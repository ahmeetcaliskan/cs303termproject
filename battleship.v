==> flow/design.v <==
module battleship (
    input            clk  ,
    input            rst  ,
    input            start,
    input      [1:0] X    ,
    input      [1:0] Y    ,
    input            pAb  ,
    input            pBb  ,
    output reg [7:0] disp0,
    output reg [7:0] disp1,
    output reg [7:0] disp2,
    output reg [7:0] disp3,
    output reg [7:0] led
  );
  parameter IDLE       = 4'b0000;
  parameter SHOW_A     = 4'b0001;
  parameter A_IN       = 4'b0010;
  parameter ERROR_A    = 4'b0011;
  parameter SHOW_B     = 4'b0100;
  parameter B_IN       = 4'b0101;
  parameter ERROR_B    = 4'b0110;
  parameter SHOW_SCORE = 4'b0111;
  parameter A_SHOOT    = 4'b1000;
  parameter A_SINK     = 4'b1001;
  parameter A_WIN      = 4'b1010;
  parameter B_SHOOT    = 4'b1011;
  parameter B_SINK     = 4'b1100;
  parameter B_WIN      = 4'b1101;
  parameter NEW  = 4'b1110;
  reg [3:0] state;
  reg [5:0] counter = 0;
  reg [5:0] counter_error = 0;
  reg [2:0] WinA = 0;
  reg [2:0] WinB = 0;
  reg check = 0;
  reg [2:0] input_counter = 0;
  reg [15:0] A_MAP = 16'b0000000000000000;
  reg [15:0] B_MAP = 16'b0000000000000000;
  reg [1:0] roundCount = 0;
  reg [1:0] scoreA = 0;
  reg [1:0] scoreB = 0;
  reg       nextStarter = 0;
  always @(posedge clk or posedge rst)
    begin
      if (rst)
      begin
        state <= IDLE;
        counter <= 0;
        counter_error <= 0;
        WinA <= 0;
        WinB <= 0;
        input_counter <= 0;
        A_MAP <= 16'b0000000000000000;
        B_MAP <= 16'b0000000000000000;
        check <= 0;
        roundCount <= 0;
        scoreA <= 0;
        scoreB <= 0;
        nextStarter <= 0;
      end
      else
      begin
        case (state)
          IDLE:
            begin
              if (start) begin
                state <= SHOW_A;
              end
            end
          SHOW_A:
            begin
              counter <= counter + 1;
              if (counter == 49)
              begin
                counter <= 0;
                state <= A_IN;
              end
            end
          ERROR_A:
            begin
              counter_error <= counter_error + 1;
              if (counter_error == 49)
              begin
                counter_error <= 0;
                state <= A_IN;
              end
            end
          A_IN:
            begin
              if (pAb)
              begin
                if (A_MAP[X*4+Y])
                  state <= ERROR_A;
                else
                begin
                  if (input_counter == 3)
                  begin
                    A_MAP[X*4+Y] <= 1;
                    input_counter <= 0;
                    if (nextStarter == 0)
                      state <= SHOW_B;
                    else
                      state <= SHOW_SCORE;
                  end
                  else
                  begin
                    input_counter <= input_counter + 1;
                    A_MAP[X*4+Y] <= 1;
                  end
                end
              end
            end
          B_IN:
            begin
              if (pBb)
              begin
                if (B_MAP[X*4+Y])
                  state <= ERROR_B;
                else
                begin
                  if (input_counter == 3)
                  begin
                    B_MAP[X*4+Y] <= 1;
                    input_counter <= 0;
                    if(nextStarter == 0)
                      state <= SHOW_SCORE;
                    else
                      state <= SHOW_A;
                  end
                  else
                  begin
                    input_counter <= input_counter + 1;
                    B_MAP[X*4+Y] <= 1;
                  end
                end
              end
            end
          SHOW_B:
            begin
              counter <= counter + 1;
              if (counter == 49)
              begin
                counter <= 0;
                state <= B_IN;
              end
            end
          ERROR_B:
            begin
              counter_error <= counter_error + 1;
              if (counter_error == 49)
              begin
                counter_error <= 0;
                state <= B_IN;
              end
            end
          SHOW_SCORE:
            begin
              counter <= counter + 1;
              if (counter == 49)
              begin
                counter <= 0;
                if(nextStarter == 0)
                begin
                  state <= A_SHOOT;
                end
                else
                begin
                  state <= B_SHOOT;
                end
              end
            end
          A_SHOOT:
            begin
              if (pAb)
              begin
                if (B_MAP[X*4+Y])
                begin
                  WinA <= WinA + 1;
                  B_MAP[X*4+Y] <= 0;
                  check <= 1;
                end
                else
                begin
                  check <= 0;
                  WinA <= WinA;
                end
                state <= A_SINK;  
              end
              else
              begin
                check <= 0;
                WinA <= WinA;
                state <= A_SHOOT;
              end
            end
          A_SINK:
            begin
              counter <= counter + 1;
              if (counter == 49)
              begin
                counter <= 0;
                if(WinA > 3) begin
                  scoreA <= scoreA + 1;
                  nextStarter <= 0;
                  if(scoreA == 1) begin
                    state <= A_WIN;
                  end
                  else begin
                    state <= NEW;
                  end
                end
                else begin
                  state <= B_SHOOT;
                end
              end
            end
          A_WIN:
            begin
              counter <= counter + 1;
            end
          NEW:
            begin
              counter <= counter + 1;
              A_MAP <= 16'b0000000000000000;
              B_MAP <= 16'b0000000000000000;
              WinA <= 0;
              WinB <= 0;
              check <= 0;
              input_counter <= 0;
              if (counter == 0) begin
                roundCount <= roundCount + 1;
              end
              if (counter == 49)
              begin
                counter <= 0;
                if(roundCount < 3) begin
                  if(nextStarter == 0)
                    state <= A_IN;
                  else
                    state <= B_IN;
                end
                else begin
                  state <= IDLE;
                end
              end
            end
          B_SHOOT:
            begin
              if (pBb)
              begin
                if (A_MAP[X*4+Y])
                begin
                  WinB <= WinB + 1;
                  A_MAP[X*4+Y] <= 0;
                  check <= 1;
                end
                else
                begin
                  check <= 0;
                  WinB <= WinB;
                end
                state <= B_SINK;  
              end
              else
              begin
                check <= 0;
                WinB <= WinB;
                state <= B_SHOOT;
              end
            end
          B_SINK:
          begin
            counter <= counter + 1;
            if (counter == 49)
            begin
              counter <= 0;
              if(WinB > 3) begin
                scoreB <= scoreB + 1;
                nextStarter <= 1;
                if(scoreB == 1) begin
                  state <= B_WIN;
                end
                else begin
                  state <= NEW;
                end
              end
              else begin
                state <= A_SHOOT;
              end
            end
          end
          B_WIN:
            begin
              counter <= counter + 1;
            end
          default:
            begin
              state <= IDLE;
            end
        endcase
      end
    end
  always @(*)
    begin
      case (state)
        IDLE:
          begin
            disp0 = 8'b01111001;  
            disp1 = 8'b00111000;  
            disp2 = 8'b01011110;  
            disp3 = 8'b00000110;  
            led   = 8'b10011001;
          end
        SHOW_A:
          begin
            disp0 = 8'b00000000;
            disp1 = 8'b00000000;
            disp2 = 8'b00000000;
            disp3 = 8'b01110111;  
            led   = 8'b10000000;
          end
        A_IN:
          begin
            disp3 = 8'b00000000;
            disp2 = 8'b00000000;
            led   = 8'b10000000;
            case (Y)
              2'b00: disp0 = 8'b00111111;
              2'b01: disp0 = 8'b00000110;
              2'b10: disp0 = 8'b01011011;
              2'b11: disp0 = 8'b01001111;
              default: disp0 = 8'b00000000;
            endcase
            case (X)
              2'b00: disp1 = 8'b00111111;
              2'b01: disp1 = 8'b00000110;
              2'b10: disp1 = 8'b01011011;
              2'b11: disp1 = 8'b01001111;
              default: disp1 = 8'b00000000;
            endcase
            case(input_counter)
              2'b00: led[5:4] = 2'b00;
              2'b01: led[5:4] = 2'b01;
              2'b10: led[5:4] = 2'b10;
              2'b11: led[5:4] = 2'b11;
              default: led[5:4] = 2'b00;
            endcase
          end
        ERROR_A:
          begin
            disp0 = 8'b00111111;  
            disp1 = 8'b01110111;  
            disp2 = 8'b01110111;  
            disp3 = 8'b01111001;  
            led   = 8'b10011001;
          end
        SHOW_B:
          begin
            disp0 = 8'b00000000;
            disp1 = 8'b00000000;
            disp2 = 8'b00000000;
            disp3 = 8'b01111100;  
            led   = 8'b00000001;
          end
        B_IN:
          begin
            disp3 = 8'b00000000;
            disp2 = 8'b00000000;
            led   = 8'b00000001;
            case (Y)
              2'b00: disp0 = 8'b00111111;
              2'b01: disp0 = 8'b00000110;
              2'b10: disp0 = 8'b01011011;
              2'b11: disp0 = 8'b01001111;
              default: disp0 = 8'b00000000;
            endcase
            case (X)
              2'b00: disp1 = 8'b00111111;
              2'b01: disp1 = 8'b00000110;
              2'b10: disp1 = 8'b01011011;
              2'b11: disp1 = 8'b01001111;
              default : disp1 = 8'b00000000;
            endcase
            case(input_counter)
              2'b00: led[3:2] = 2'b00;
              2'b01: led[3:2] = 2'b01;
              2'b10: led[3:2] = 2'b10;
              2'b11: led[3:2] = 2'b11;
              default: led[5:4] = 2'b00;
            endcase
          end
        ERROR_B:
          begin
            disp0 = 8'b00111111;  
            disp1 = 8'b01110111;  
            disp2 = 8'b01110111;  
            disp3 = 8'b01111001;  
            led   = 8'b10011001;
          end
        SHOW_SCORE:
          begin
            disp0 = 8'b00111111;  
            disp1 = 8'b01000000;  
            disp2 = 8'b00111111;  
            disp3 = 8'b00000000;
            led   = 8'b10011001;
          end
        A_SHOOT:
          begin
            disp2 = 8'b00000000;
            disp3 = 8'b00000000;
            led   = 8'b10000000;
            case (Y)
              2'b00: disp0 = 8'b00111111;
              2'b01: disp0 = 8'b00000110;
              2'b10: disp0 = 8'b01011011;
              2'b11: disp0 = 8'b01001111;
            default: disp0 = 8'b00000000;
            endcase
            case (X)
              2'b00: disp1 = 8'b00111111;
              2'b01: disp1 = 8'b00000110;
              2'b10: disp1 = 8'b01011011;
              2'b11: disp1 = 8'b01001111;
              default: disp1 = 8'b00000000;
            endcase
            case(WinA)
              2'b00: led[5:4] = 2'b00;
              2'b01: led[5:4] = 2'b01;
              2'b10: led[5:4] = 2'b10;
              2'b11: led[5:4] = 2'b11;
              default:  led[5:4] = 2'b00;
            endcase
            case(WinB)
              2'b00: led[3:2] = 2'b00;
              2'b01: led[3:2] = 2'b01;
              2'b10: led[3:2] = 2'b10;
              2'b11: led[3:2] = 2'b11;
              default:  led[3:2] = 2'b00;
            endcase
          end
        A_SINK:
          begin
            disp1 = 8'b01000000;
            disp3 = 8'b00000000;
            case(WinB)
              2'b00: disp0 = 8'b00111111;
              2'b01: disp0 = 8'b00000110;
              2'b10: disp0 = 8'b01011011;
              2'b11: disp0 = 8'b01001111;
              default: disp0 = 8'b00000000;
            endcase
            case(WinA)
              2'b00: disp2 = 8'b00111111;
              2'b01: disp2 = 8'b00000110;
              2'b10: disp2 = 8'b01011011;
              2'b11: disp2 = 8'b01001111;
              default: disp2 = 8'b00000000;
            endcase
            case(check)
              1'b0: led = 8'b00000000;
              1'b1: led = 8'b11111111;
              default: led = 8'b00000000;
            endcase
          end
        A_WIN:
          begin
            disp3 = 8'b01110111;  
            disp1 = 8'b01000000;  
            case(counter % 4)
              2'b00: led = 8'b10000001;
              2'b01: led = 8'b01000010;
              2'b10: led = 8'b00100100;
              2'b11: led = 8'b00011000;
              default: led = 8'b00000000;
            endcase
            case(WinB)
              2'b00: disp0 = 8'b00111111;
              2'b01: disp0 = 8'b00000110;
              2'b10: disp0 = 8'b01011011;
              2'b11: disp0 = 8'b01001111;
              default: disp0 = 8'b00000000;
            endcase
            disp2 = 8'b01100110;
          end
        B_SHOOT:
          begin
            disp2 = 8'b00000000;
            disp3 = 8'b00000000;
            led   = 8'b00000001;
            case (Y)
              2'b00: disp0 = 8'b00111111;
              2'b01: disp0 = 8'b00000110;
              2'b10: disp0 = 8'b01011011;
              2'b11: disp0 = 8'b01001111;
              default: disp0 = 8'b00000000;
            endcase
            case (X)
              2'b00: disp1 = 8'b00111111;
              2'b01: disp1 = 8'b00000110;
              2'b10: disp1 = 8'b01011011;
              2'b11: disp1 = 8'b01001111;
              default: disp1 = 8'b00000000;
            endcase
            case(WinA)
              2'b00: led[5:4] = 2'b00;
              2'b01: led[5:4] = 2'b01;
              2'b10: led[5:4] = 2'b10;
              2'b11: led[5:4] = 2'b11;
              default: led[5:4] = 2'b00;
            endcase
            case(WinB)
              2'b00: led[3:2] = 2'b00;
              2'b01: led[3:2] = 2'b01;
              2'b10: led[3:2] = 2'b10;
              2'b11: led[3:2] = 2'b11;
              default: led[3:2] = 2'b00;
            endcase
          end
        B_SINK:
          begin
            disp1 = 8'b01000000;
            disp3 = 8'b00000000;
            case(WinB)
              2'b00: disp0 = 8'b00111111;
              2'b01: disp0 = 8'b00000110;
              2'b10: disp0 = 8'b01011011;
              2'b11: disp0 = 8'b01001111;
              default: disp0 = 8'b00000000;
            endcase
            case(WinA)
              2'b00: disp2 = 8'b00111111;
              2'b01: disp2 = 8'b00000110;
              2'b10: disp2 = 8'b01011011;
              2'b11: disp2 = 8'b01001111;
              default: disp2 = 8'b00000000;
            endcase
            case(check)
              1'b0: led = 8'b00000000;
              1'b1: led = 8'b11111111;
              default: led = 8'b00000000;
            endcase
          end
        B_WIN:
          begin
            disp3 = 8'b01111100;  
            disp1 = 8'b01000000;  
            case(counter % 4)
              2'b00: led = 8'b10000001;
              2'b01: led = 8'b01000010;
              2'b10: led = 8'b00100100;
              2'b11: led = 8'b00011000;
              default: led = 8'b00000000;
            endcase
            disp0 = 8'b01100110;
            case(WinA)
              2'b00: disp2 = 8'b00111111;
              2'b01: disp2 = 8'b00000110;
              2'b10: disp2 = 8'b01011011;
              2'b11: disp2 = 8'b01001111;
              default: disp2 = 8'b00000000;
            endcase
          end
        NEW:
          begin
            disp1 = 8'b01000000;
            disp3 = 8'b00000000;
            case(scoreB)
              2'b00: disp0 = 8'b00111111;
              2'b01: disp0 = 8'b00000110;
              2'b10: disp0 = 8'b01011011;
              2'b11: disp0 = 8'b01001111;
            endcase
            case(scoreA)
              2'b00: disp2 = 8'b00111111;
              2'b01: disp2 = 8'b00000110;
              2'b10: disp2 = 8'b01011011;
              2'b11: disp2 = 8'b01001111;
            endcase
            led = 8'b10011001;
          end
        default :
          begin
            disp0 = 8'b00000000;
            disp1 = 8'b00000000;
            disp2 = 8'b00000000;
            disp3 = 8'b00000000;
            led   = 8'b00000000;
          end
        endcase
    end
endmodule
From RTL to reports: battleship
What the tools print for battleship, step after step.
Line numbers count from 1 in the design file above.
Cell names lack the library's common part.
The mark -- stands for no value.

set-up
  top module = battleship
  clock input = clk
  standard-cell library = sky130hd
  library corner = tt_025C_1v80

After elaboration
Source: Yosys, flattened and elaborated, memories not mapped. Widths are those after wreduce. Registers that Yosys merges into a memory's read port (data or address) are not register bits. Print and check cells do not count.

bit counts
  register bits after elaboration = 65
  bits in latches = 0
  RAM bits = 0
  ROM bits = 0
  word width x clocked read ports = 0
  memories kept = 0
  input port bits = 9
  output and inout bits = 40
  elaborated cells = 225

cells by class
  add/sub/neg operators = 10
  $mul = 0
  divide/modulo/power cells = 0
  magnitude comparators = 3
  equality and inequality tests = 61
  shifts and indexed selects = 4
  muxes and demuxes = 82
  bitwise operators = 9
  reduce/logical cells = 43

operator list
  kind                                                    count
  parallel mux 8 bit (select 4 bit)                       6
  two-way mux 16 bit                                      8
  parallel mux 16 bit (select 3 bit)                      2
  parallel mux 8 bit (select 6 bit)                       2
  parallel mux 7 bit (select 4 bit)                       3
  variable shift 1 x 33 -> 16 bit (first input constant)  2
  bitwise OR 16 bit                                       4
  variable part select 16 x 32 -> 1 bit                   2
  two-way mux 4 bit                                       15
  parallel mux 4 bit (select 14 bit)                      1
  two-way mux 3 bit                                       16
  != test 2 bit (second input constant)                   19
  negation 5 -> 33 bit                                    1
  bitwise AND 16 bit                                      2
  zero test 32 bit                                        1
  parallel mux 2 bit (select 3 bit)                       5
  == test 4 bit (second input constant)                   7
  == test 2 bit (second input constant)                   10
  AND reduction 5 bit                                     4
  parallel mux 2 bit (select 5 bit)                       2
  == test 3 x 2 -> 1 bit (second input constant)          6
  two-way mux 6 bit                                       3
  NOT 16 bit                                              1
  == test 4 x 3 -> 1 bit (second input constant)          4
  OR reduction 8 bit                                      2
  parallel mux 8 bit (select 2 bit)                       1
  AND reduction 14 bit                                    1
  OR reduction 2 bit                                      6

Not listed: further kinds 33, cells in them 76.

Depth
Longest topological path by Yosys (ltp), each cell counted once; first at word level (registers and memories cut), then after technology mapping (sequential cells cut; the memories' decode and read muxes count).

logic depth
  depth in word-level cells = 9
  ABC_AREA = 0
  mapped depth = 10
  depth with buffers taken out = 8

After synthesis
Source: synth_stat.txt of the flow (Yosys; design flattened, memories mapped). It holds for the ABC_AREA given above (unset counts as 0); a run with the other value may have another netlist.

cells by type
  cell type  count  total area (um^2)
  dfrtp_1    75     1876.8
  ha_1       37     462.944
  nand2_1    54     202.694
  mux2i_1    17     170.163
  a21oi_1    32     160.154
  a221o_1    15     150.144
  a32o_1     14     140.134
  nor3_1     28     140.134
  o21ai_0    28     140.134
  nor2_1     37     138.883
  a21o_1     16     120.115
  nor2b_1    19     118.864
  inv_1      29     108.854
  nand3_1    17     85.082
  clkbuf_1   20     75.072
  mux2_2     6      67.565
  or3_1      9      56.304
  buf_4      7      52.55

Not listed: further types 52, cells in them 121.

synthesis totals
  standard cells after synthesis = 581
  synthesis area = 0.0052788 mm^2
  area of sequential cells = 0.0019031 mm^2
  flip-flop cells = 76
  buffer cells = 36

Path before layout
OpenSTA on the mapped netlist: ideal clock, no wires. The path of least setup slack (recovery checks aside). Input and output delay are each 20% of the period. Register names are those of the netlist, which keeps one name where synthesis merged equal registers.

path post-synthesis
  path type = input -> register
  from = in Y[1]
  to = reg B_MAP[0]
  period = 4.38 ns
  external input delay = 0.876 ns
  setup time = 0.126 ns
  launch time at the first pin = 0.876 ns
  data arrival time = 2.918 ns
  required time = 4.254 ns
  slack = 1.336 ns
  path delay = 2.168 ns
  driving pins on the path = 9
  buffers on the path = 2
  synthesis period reached = 3.044 ns

"path delay" is the arrival time less input delay plus setup time.
"driving pins on the path": output pins that drive a net of the path, with the launching flip-flop's if there is one; two outputs of one cell count as two.
"synthesis period reached" is the clock period less the worst setup slack; recovery checks do not enter. This is arithmetic on one report: input and output delays are still those of the set period (20% each).
Where a signal picks the word or bit written, the line may be left out of the assigning lines.

on the way, post-synthesis
  cell sequence = buf_6 > buf_6 > or3_1 > inv_1 > ha_1 > or4b_1 > nor3_1 > nor3b_1 > a221o_1

RTL lines, path post-synthesis
  what         RTL line  RTL
  from (decl)  6         input      [1:0] Y    ,
  to (assign)  54        B_MAP <= 16'b0000000000000000;
  to (assign)  225       B_MAP <= 16'b0000000000000000;
  to (decl)    38        reg [15:0] B_MAP = 16'b0000000000000000;

Chain of elaborated cells between the ends: none given.

Timing after layout
Path of least setup slack in the final report of run 1 (OpenROAD, finished layout, wires in). Where an end is a register, its clock arrival counts in the times.

path post-layout
  path type = register -> output
  from = reg state
  to = out led[7]
  period = 3.23 ns
  external output delay = 0.65 ns
  launch time at the first pin = 0.34 ns
  data arrival time = 2.51 ns
  required time = 2.58 ns
  slack = 0.08 ns
  driving pins on the path = 7
  buffers on the path = 1

Where an end lacks its bit number, it is one bit of the signal, or one of the new flip-flops if synthesis recoded a state register.
Between the ends stands the longest chain of elaborated cells between them, by number of cells; it is not shown to be the way that was timed. Of several equally long chains one is given.
Each line given opens the expression or statement behind the cell; cells for indexed reads and writes are added by Yosys, which also makes memories of some case tables.
A register here has more assigning lines than the two given.

on the way, post-layout
  cell sequence = dfrtp_1 > or2_4 > nor3_4 > nand2_1 > a21o_1 > or4_1 > clkdlybuf4s50_1
  length of the longest elaborated chain = 3
  elaborated cells on any way between the ends = 16
  classes of those cells = eq/ne (11); mux (1); reduce/logical (4)

RTL lines, path post-layout
  what                               RTL line  RTL
  from (decl)                        30        reg [3:0] state;
  from (assign)                      47        state <= IDLE;
  from (assign)                      67        state <= SHOW_A;
  == test 4 bit                      305       case (state)
  OR reduction 8 bit                 --
  parallel mux 2 bit (select 3 bit)  305
  to (decl)                          13        output reg [7:0] led

Data sheet: physical implementation of battleship

Below are 2 stored runs of the flow (Yosys, OpenROAD; platform sky130hd) on battleship, each with its settings and what was measured, unordered. Constraints: input delay and output delay 20% of the set period each, output load 0.01 pF.
By "achieved clock period" is meant the clock period of the run minus its worst setup slack. This is arithmetic on one report: input and output delays are still those of the set period (20% each).
"worst setup path time": the worst setup path's part of the clock period (all of it between registers, 20% less for each end at a port) less its slack. A launch clock that arrives late makes it longer, a capture clock that arrives late makes it shorter.
"power" rests on the timing tool's default activity at the inputs, not on a simulated workload.

Run 1
==> flow/run.sh <==
#!/bin/bash
# the make line also repeats the synthesis and layout settings of config.mk as NAME=value (left out here)
make -C /OpenROAD-flow-scripts/flow DESIGN_CONFIG=/design/flow/config.mk WORK_HOME=/design/flow/orfs CLKGATE_MAP_FILE= finish
==> flow/config.mk <==
export PLATFORM = sky130hd
export DESIGN_NAME = battleship
export DESIGN_NICKNAME = battleship
export VERILOG_FILES = /design/flow/design.v
export SDC_FILE = /design/flow/constraint.sdc
export NUM_CORES = 4
export LEC_CHECK = 0
export CAP_MARGIN = 20
export CELL_PAD_IN_SITES_DETAIL_PLACEMENT = 2
export CORE_ASPECT_RATIO = 0.98
export CORE_MARGIN = 6
export CORE_UTILIZATION = 24
export GPL_TIMING_DRIVEN = 1
export PLACE_DENSITY_LB_ADDON = 0.04
export SLEW_MARGIN = 20
export TNS_END_PERCENT = 40
==> flow/constraint.sdc <==
create_clock -name core_clock -period 3.23 [get_ports {clk}]
set_input_delay 0.6460 -clock core_clock [delete_from_list [all_inputs] [get_ports {clk}]]
set_output_delay 0.6460 -clock core_clock [all_outputs]
set_load 0.01 [all_outputs]

==> results of run 1 <==
chip area after synthesis (Yosys): 0.0052788 mm^2
die area: 0.0256979 mm^2
standard-cell area of the final layout: 0.0066626 mm^2
utilization: 31.0 %
worst setup slack after layout: 0.076 ns
total negative slack: 0.000 ns
worst hold slack: 0.493 ns
power: 2635 µW
achieved clock period: 3.154 ns
worst setup path time: 2.51 ns
worst setup path kind: register -> output

Run 2
==> flow/run.sh <==
#!/bin/bash
# the make line also repeats the synthesis and layout settings of config.mk as NAME=value (left out here)
make -C /OpenROAD-flow-scripts/flow DESIGN_CONFIG=/design/flow/config.mk WORK_HOME=/design/flow/orfs CLKGATE_MAP_FILE= finish
==> flow/config.mk <==
export PLATFORM = sky130hd
export DESIGN_NAME = battleship
export DESIGN_NICKNAME = battleship
export VERILOG_FILES = /design/flow/design.v
export SDC_FILE = /design/flow/constraint.sdc
export NUM_CORES = 4
export LEC_CHECK = 0
export CAP_MARGIN = 20
export CORE_MARGIN = 2
export CORE_UTILIZATION = 45
export SLEW_MARGIN = 20
==> flow/constraint.sdc <==
create_clock -name core_clock -period 3.36 [get_ports {clk}]
set_input_delay 0.6720 -clock core_clock [delete_from_list [all_inputs] [get_ports {clk}]]
set_output_delay 0.6720 -clock core_clock [all_outputs]
set_load 0.01 [all_outputs]

==> results of run 2 <==
chip area after synthesis (Yosys): 0.0052788 mm^2
die area: 0.0126135 mm^2
standard-cell area of the final layout: 0.0062773 mm^2
utilization: 55.0 %
worst setup slack after layout: 0.118 ns
total negative slack: 0.000 ns
worst hold slack: 0.488 ns
power: 2367 µW
achieved clock period: 3.242 ns
worst setup path time: 2.57 ns
worst setup path kind: register -> output
